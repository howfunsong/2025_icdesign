==> flow/design.v <==
module LCD_CTRL(
    input           clk,
    input           rst,
    input  [3:0]    cmd, 
    input           cmd_valid, 
    input  [7:0]    IROM_Q,     
    output reg      IROM_rd,    
    output reg [5:0] IROM_A,     
    output reg      IRAM_ceb,   
    output reg      IRAM_web,   
    output reg [7:0] IRAM_D,     
    output reg [5:0] IRAM_A,     
    input  [7:0]    IRAM_Q,     
    output          busy,
    output          done
);
parameter IDLE        = 0;
parameter READY       = 1; 
parameter FETCH       = 2;
parameter OFFSET_ORGN = 3;
parameter PROCESS     = 4;
parameter UPDATE      = 5; 
parameter SAVE_TORAM  = 6;
parameter DONE        = 7;
reg [3:0] current_state, next_state;  
reg [7:0] CACHE [0:63];
reg [6:0] rom_addr_cnt;       
reg [6:0] cache_write_addr;
reg [6:0] ram_sw_counter;     
reg [6:0] cache_read_addr;
reg [3:0] op_x, op_y;
reg [7:0] kernel_result;
assign done = (current_state == DONE);
assign busy = (current_state != OFFSET_ORGN);
always @(*) begin
    case(current_state)
        IDLE : next_state = READY;
        READY: next_state = FETCH;
        FETCH: begin
            if (rom_addr_cnt == 7'd65)
                next_state = OFFSET_ORGN;
            else
                next_state = FETCH;
        end
        OFFSET_ORGN: begin
            if (cmd_valid) begin
                case(cmd)
                    4'd0: next_state = SAVE_TORAM;   
                    4'd1: next_state = OFFSET_ORGN;  
                    4'd2: next_state = OFFSET_ORGN;
                    4'd3: next_state = OFFSET_ORGN;
                    4'd4: next_state = OFFSET_ORGN;
                    4'd5: next_state = PROCESS;      
                    4'd6: next_state = PROCESS;      
                    4'd7: next_state = PROCESS;      
                    default: next_state = OFFSET_ORGN;
                endcase
            end else begin
                next_state = OFFSET_ORGN;
            end
        end
        PROCESS: next_state = UPDATE;
        UPDATE: next_state = OFFSET_ORGN;
        SAVE_TORAM: begin
            if (ram_sw_counter == 7'd65)
                next_state = DONE;
            else
                next_state = SAVE_TORAM;
        end
        DONE: next_state = DONE;
        default: next_state = READY;
    endcase
end
integer idx;
always @(posedge clk or posedge rst) begin
    if (rst) begin
        current_state <= IDLE;
    end 
    else begin
        current_state <= next_state;
    end
end
reg [7:0] temp;
reg [15:0] sum;
integer i, j, idx_local;
always @(posedge clk or posedge rst) begin
    if (rst) begin
        rom_addr_cnt     <= 7'd0;
        cache_write_addr <= 7'd0;
        cache_read_addr  <= 7'd0;
        op_x             <= 4'd4;
        op_y             <= 4'd4;
        kernel_result    <= 8'd0;
        ram_sw_counter   <= 7'd0;
        for (idx = 0; idx < 64; idx = idx + 1) begin
            CACHE[idx] <= 8'd0;
        end
        IROM_rd   <= 1'b0;
        IROM_A    <= 6'd0;
        IRAM_ceb  <= 1'b0;
        IRAM_web  <= 1'b1;   
        IRAM_D    <= 8'd0;
        IRAM_A    <= 6'd0;
    end else begin
        case(current_state)
            IDLE : ;
            READY: begin
                IROM_rd <= 1'b1;
            end
            FETCH: begin
                IROM_A  <= rom_addr_cnt;
                cache_write_addr <= rom_addr_cnt;
            end
            OFFSET_ORGN: begin
                IROM_rd <= 1'b0;  
                case(cmd)
                    4'd1: if (op_y > 4'd2) op_y <= op_y - 1;  
                    4'd2: if (op_y < 4'd6) op_y <= op_y + 1;  
                    4'd3: if (op_x > 4'd2) op_x <= op_x - 1;  
                    4'd4: if (op_x < 4'd6) op_x <= op_x + 1;  
                    default: ;
                endcase
            end
            PROCESS: begin
                case(cmd)
                    4'd5: begin  
                        temp = CACHE[(op_y - 2)*8 + (op_x - 2)];
                        for (j = -2; j < 2; j = j + 1) begin
                            for (i = -2; i < 2; i = i + 1) begin
                                idx_local = (op_y + j)*8 + (op_x + i);
                                if (CACHE[idx_local] > temp)
                                    temp = CACHE[idx_local];
                            end
                        end
                        kernel_result <= temp;
                    end
                    4'd6: begin  
                        temp = CACHE[(op_y - 2)*8 + (op_x - 2)];
                        for (j = -2; j < 2; j = j + 1) begin
                            for (i = -2; i < 2; i = i + 1) begin
                                idx_local = (op_y + j)*8 + (op_x + i);
                                if (CACHE[idx_local] < temp)
                                    temp = CACHE[idx_local];
                            end
                        end
                        kernel_result <= temp;
                    end
                    4'd7: begin  
                        sum = 0;
                        for (j = -2; j < 2; j = j + 1) begin
                            for (i = -2; i < 2; i = i + 1) begin
                                idx_local = (op_y + j)*8 + (op_x + i);
                                sum = sum + CACHE[idx_local];
                            end
                        end
                        kernel_result <= sum / 16;
                    end
                    default: kernel_result <= 8'd0;
                endcase
            end
            UPDATE: begin
                for (j = -2; j < 2; j = j + 1) begin
                    for (i = -2; i < 2; i = i + 1) begin
                        CACHE[(op_y + j)*8 + (op_x + i)] <= kernel_result;
                    end
                end
            end
            SAVE_TORAM: begin
                IRAM_ceb <= 1'b1;
                IRAM_web <= 1'b0;  
                if (ram_sw_counter-1 < 64) begin
                    IRAM_A   <= ram_sw_counter-1;
                    IRAM_D   <= CACHE[ram_sw_counter-1];
                end
            end
            DONE: begin
                IRAM_ceb <= 1'b0;
                IRAM_web <= 1'b1;  
            end
            default: ;
        endcase
    end
end
always @(negedge clk) begin
    if (current_state == FETCH && IROM_rd && (cache_write_addr > 0)) begin
        CACHE[cache_write_addr-1] <= IROM_Q;
    end
    if (current_state == FETCH && IROM_rd)
        rom_addr_cnt <= rom_addr_cnt + 1;
end
always @(negedge clk) begin
    if (current_state == SAVE_TORAM) begin
        ram_sw_counter <= ram_sw_counter + 1;
    end
end
endmodule
== Step by step through the tools: LCD_CTRL ==
The steps from the RTL of LCD_CTRL to its reports follow in flow order.
Lines are those of the file above, counted from 1.
Operators: Yosys type, input widths -> output width; for muxes data width and select width s.
Library cell names are shortened.
The mark n/a stands for no value.
Design
  top module: LCD_CTRL
  clock: clk
  standard-cell library: sky130hd
  library corner: tt_025C_1v80

== Elaborated design ==
Yosys after proc, flatten, opt, wreduce and memory -nomap, before mapping. Print and check cells are not counted. Equal cells are merged and count once.
Yosys's memory passes give these memory sizes; they may raise the number of words (mostly to a power of two), join words into wider ones and drop unused or constant bits.
Storage and ports
  bits in registers: 7
  memory bits (read-only): 24
  memories: 1
  input port bits: 23
  output and inout bits: 25
  cells after elaboration: 22
Memories
  (no name shown): depth 8, width 3, rd ports 1, write ports 0, RTL line 47  | case(cmd)
Operators by class
  eq/ne operators: 8
  muxes and demuxes: 6
  reductions and logical operators: 3
Operator list (number)
  $pmux 4 s6: 1
  $eq 4x3->1 const B: 4
  $eq 4x2->1 const B: 2
  $mux 4: 2
  $pmux 1 s2: 3
  $reduce_bool 2->1: 2
  $eq 4x1->1 const B: 1
  $ne 4x2->1 const B: 1
  $reduce_or 2->1: 1

== Logic depth ==
Depth = most cells in a row (Yosys ltp): at word level without a register or memory, in the mapped netlist without a sequential cell, where the memories' decode and read muxes count.
Depth
  depth in word-level cells: 3
  ABC_AREA: 0
  gate-level depth with buffers: 3
  gate-level depth less buffers: 3

== Mapped cells and area ==
Source: synth_stat.txt of the flow (Yosys; design flattened, memories mapped). It holds for the ABC_AREA given above (unset counts as 0); a run with the other value may have another netlist.
Mapped netlist
  mapped cells: 50
  synthesis area: 441.7 µm²
  area of sequential cells: 151.4 µm²
  flip-flop cells: 6
Cells by type
  buf_4: number 20, area in all 150.144 µm²
  dfrtp_1: number 5, area in all 125.12 µm²
  dfstp_2: number 1, area in all 26.275 µm²
  a21oi_1: number 3, area in all 15.014 µm²
  o21a_1: number 2, area in all 15.014 µm²
  and3_1: number 2, area in all 12.512 µm²
  a21boi_2: number 1, area in all 11.261 µm²
  inv_1: number 3, area in all 11.261 µm²
  mux2_1: number 1, area in all 11.261 µm²
  nor2_1: number 3, area in all 11.261 µm²
  or3_4: number 1, area in all 11.261 µm²
  a21o_1: number 1, area in all 7.507 µm²
  nand2_1: number 2, area in all 7.507 µm²
  a31oi_1: number 1, area in all 6.256 µm²
  nor2b_1: number 1, area in all 6.256 µm²
  o21ai_0: number 1, area in all 5.005 µm²
  o21ai_1: number 1, area in all 5.005 µm²
  conb_1: number 1, area in all 3.754 µm²

== Worst setup path after synthesis ==
Source: OpenSTA report_checks on the synthesized netlist (no wires, ideal clock, input and output delay 20% of the period each), path of least setup slack; recovery checks are left aside. Register names are those of the netlist, which keeps one name where synthesis merged equal registers.
Timing post-synthesis
  path type: register to output
  from: register current_state[2]
  to: output port busy
  clock period: 1.25 ns
  external output delay: 0.250 ns
  time at the first pin: 0.000 ns
  arrival time: 0.714 ns
  data required time: 1.000 ns
  setup slack: 0.286 ns
  path delay: 0.714 ns
  stages: 4
  buffers on the path: 0
  synthesis period reached: 0.964 ns
"path delay" = arrival - input delay + setup time.
A path that ends at an output port has no setup time.
"stages" counts driving pins, that of a launching flip-flop among them; a cell with two outputs on the path counts twice.
"synthesis period reached" is the clock period less the worst setup slack; recovery checks do not enter. This is arithmetic on one report: input and output delays are still those of the set period (20% each).
Between the ends stands the longest chain of elaborated cells between them, by number of cells; it is not shown to be the way that was timed. Of several equally long chains one is given.
Each line given opens the expression or statement behind the cell; cells for indexed reads and writes are added by Yosys, which also makes memories of some case tables.
Between the ends, post-synthesis
  cell sequence: dfrtp_1 > inv_1 > and3_1 > inv_1
  cells in the longest elaborated chain: 1
Ends and longest elaborated chain, post-synthesis
  start: declaration: RTL line 25  | reg [3:0] current_state, next_state;
  start: assignment: RTL line 77  | current_state <= IDLE;
  start: assignment: RTL line 80  | current_state <= next_state;
  $ne 4x2->1: RTL line 34  | assign busy = (current_state != OFFSET_ORGN);
  end: declaration: RTL line 14  | output          busy,

== Path in the finished layout ==
From the final timing report of stored run 1: the path of least setup slack in the routed layout; clock arrival at registers is part of the times.
Timing after layout
  path type: register to output
  from: register current_state[2]
  to: output port busy
  clock period: 0.888 ns
  external output delay: 0.18 ns
  time at the first pin: 0.25 ns
  arrival time: 1.07 ns
  data required time: 0.71 ns
  setup slack: -0.36 ns
  stages: 5
  buffers on the path: 1
Between the ends stands the longest chain of elaborated cells between them, by number of cells; it is not shown to be the way that was timed. Of several equally long chains one is given.
Between the ends, after layout
  cell sequence: dfrtp_2 > inv_2 > and3_4 > inv_2 > buf_6
  cells in the longest elaborated chain: 1
Ends and longest elaborated chain, after layout
  start: declaration: RTL line 25  | reg [3:0] current_state, next_state;
  start: assignment: RTL line 77  | current_state <= IDLE;
  start: assignment: RTL line 80  | current_state <= next_state;
  $ne 4x2->1: RTL line 34  | assign busy = (current_state != OFFSET_ORGN);
  end: declaration: RTL line 14  | output          busy,

Wiki page: LCD_CTRL / flow data

Top module LCD_CTRL; platform sky130hd; tools Yosys and OpenROAD; 2 stored runs in no particular order. Input and output delays are each 20% of the period that was set; the output load is 0.01 pF.
By "achieved clock period (ns)" is meant the clock period of the run minus its worst setup slack. This is arithmetic on one report: input and output delays are still those of the set period (20% each).
"worst setup path time (ns)" = time allowed to the worst setup path (clock period - input delay - output delay, where it has them) - its slack; a late launch clock adds to it, a late capture clock takes from it.
By "finish__power__total" is meant OpenSTA's value without simulated activity: inputs other than the clock are taken to toggle once in ten clock periods, and the tool carries that through the logic.

Flow files of stored run 1
==> flow/run.sh <==
#!/bin/bash
# the make line also repeats the synthesis and layout settings of config.mk as NAME=value (left out here)
make -C /OpenROAD-flow-scripts/flow DESIGN_CONFIG=/design/flow/config.mk WORK_HOME=/design/flow/orfs CLKGATE_MAP_FILE= finish
==> flow/config.mk <==
export PLATFORM = sky130hd
export DESIGN_NAME = LCD_CTRL
export DESIGN_NICKNAME = LCD_CTRL
export VERILOG_FILES = /design/flow/design.v
export SDC_FILE = /design/flow/constraint.sdc
export NUM_CORES = 4
export LEC_CHECK = 0
export CAP_MARGIN = 20
export CELL_PAD_IN_SITES_DETAIL_PLACEMENT = 0
export CORE_MARGIN = 2
export CORE_UTILIZATION = 39
export GPL_ROUTABILITY_DRIVEN = 1
export GPL_TIMING_DRIVEN = 0
export PLACE_DENSITY_LB_ADDON = 0.15
export SLEW_MARGIN = 30
==> flow/constraint.sdc <==
create_clock -name core_clock -period 0.888 [get_ports {clk}]
set_input_delay 0.1776 -clock core_clock [delete_from_list [all_inputs] [get_ports {clk}]]
set_output_delay 0.1776 -clock core_clock [all_outputs]
set_load 0.01 [all_outputs]

report of stored run 1
yosys chip area after synthesis (um^2): 441.7
finish__design__die__area: 1417.5
finish__design__instance__area__stdcell: 792.0
finish__design__instance__utilization: 0.7326
finish__timing__setup__ws: -0.356
finish__timing__setup__tns: -1.462
finish__timing__hold__ws: 0.142
finish__power__total: 1.759e-03
achieved clock period (ns): 1.244
worst setup path time (ns): 1.07
worst setup path kind: register to output

Flow files of stored run 2
==> flow/run.sh <==
#!/bin/bash
# the make line also repeats the synthesis and layout settings of config.mk as NAME=value (left out here)
make -C /OpenROAD-flow-scripts/flow DESIGN_CONFIG=/design/flow/config.mk WORK_HOME=/design/flow/orfs CLKGATE_MAP_FILE= finish
==> flow/config.mk <==
export PLATFORM = sky130hd
export DESIGN_NAME = LCD_CTRL
export DESIGN_NICKNAME = LCD_CTRL
export VERILOG_FILES = /design/flow/design.v
export SDC_FILE = /design/flow/constraint.sdc
export NUM_CORES = 4
export LEC_CHECK = 0
export CAP_MARGIN = 20
export CORE_MARGIN = 2
export CORE_UTILIZATION = 40
export SETUP_SLACK_MARGIN = -0.08
export SLEW_MARGIN = 20
==> flow/constraint.sdc <==
create_clock -name core_clock -period 1.15 [get_ports {clk}]
set_input_delay 0.2300 -clock core_clock [delete_from_list [all_inputs] [get_ports {clk}]]
set_output_delay 0.2300 -clock core_clock [all_outputs]
set_load 0.01 [all_outputs]

report of stored run 2
yosys chip area after synthesis (um^2): 441.7
finish__design__die__area: 1386.1
finish__design__instance__area__stdcell: 621.8
finish__design__instance__utilization: 0.6364
finish__timing__setup__ws: -0.106
finish__timing__setup__tns: -0.148
finish__timing__hold__ws: 0.202
finish__power__total: 1.108e-03
achieved clock period (ns): 1.256
worst setup path time (ns): 1.03
worst setup path kind: register to output
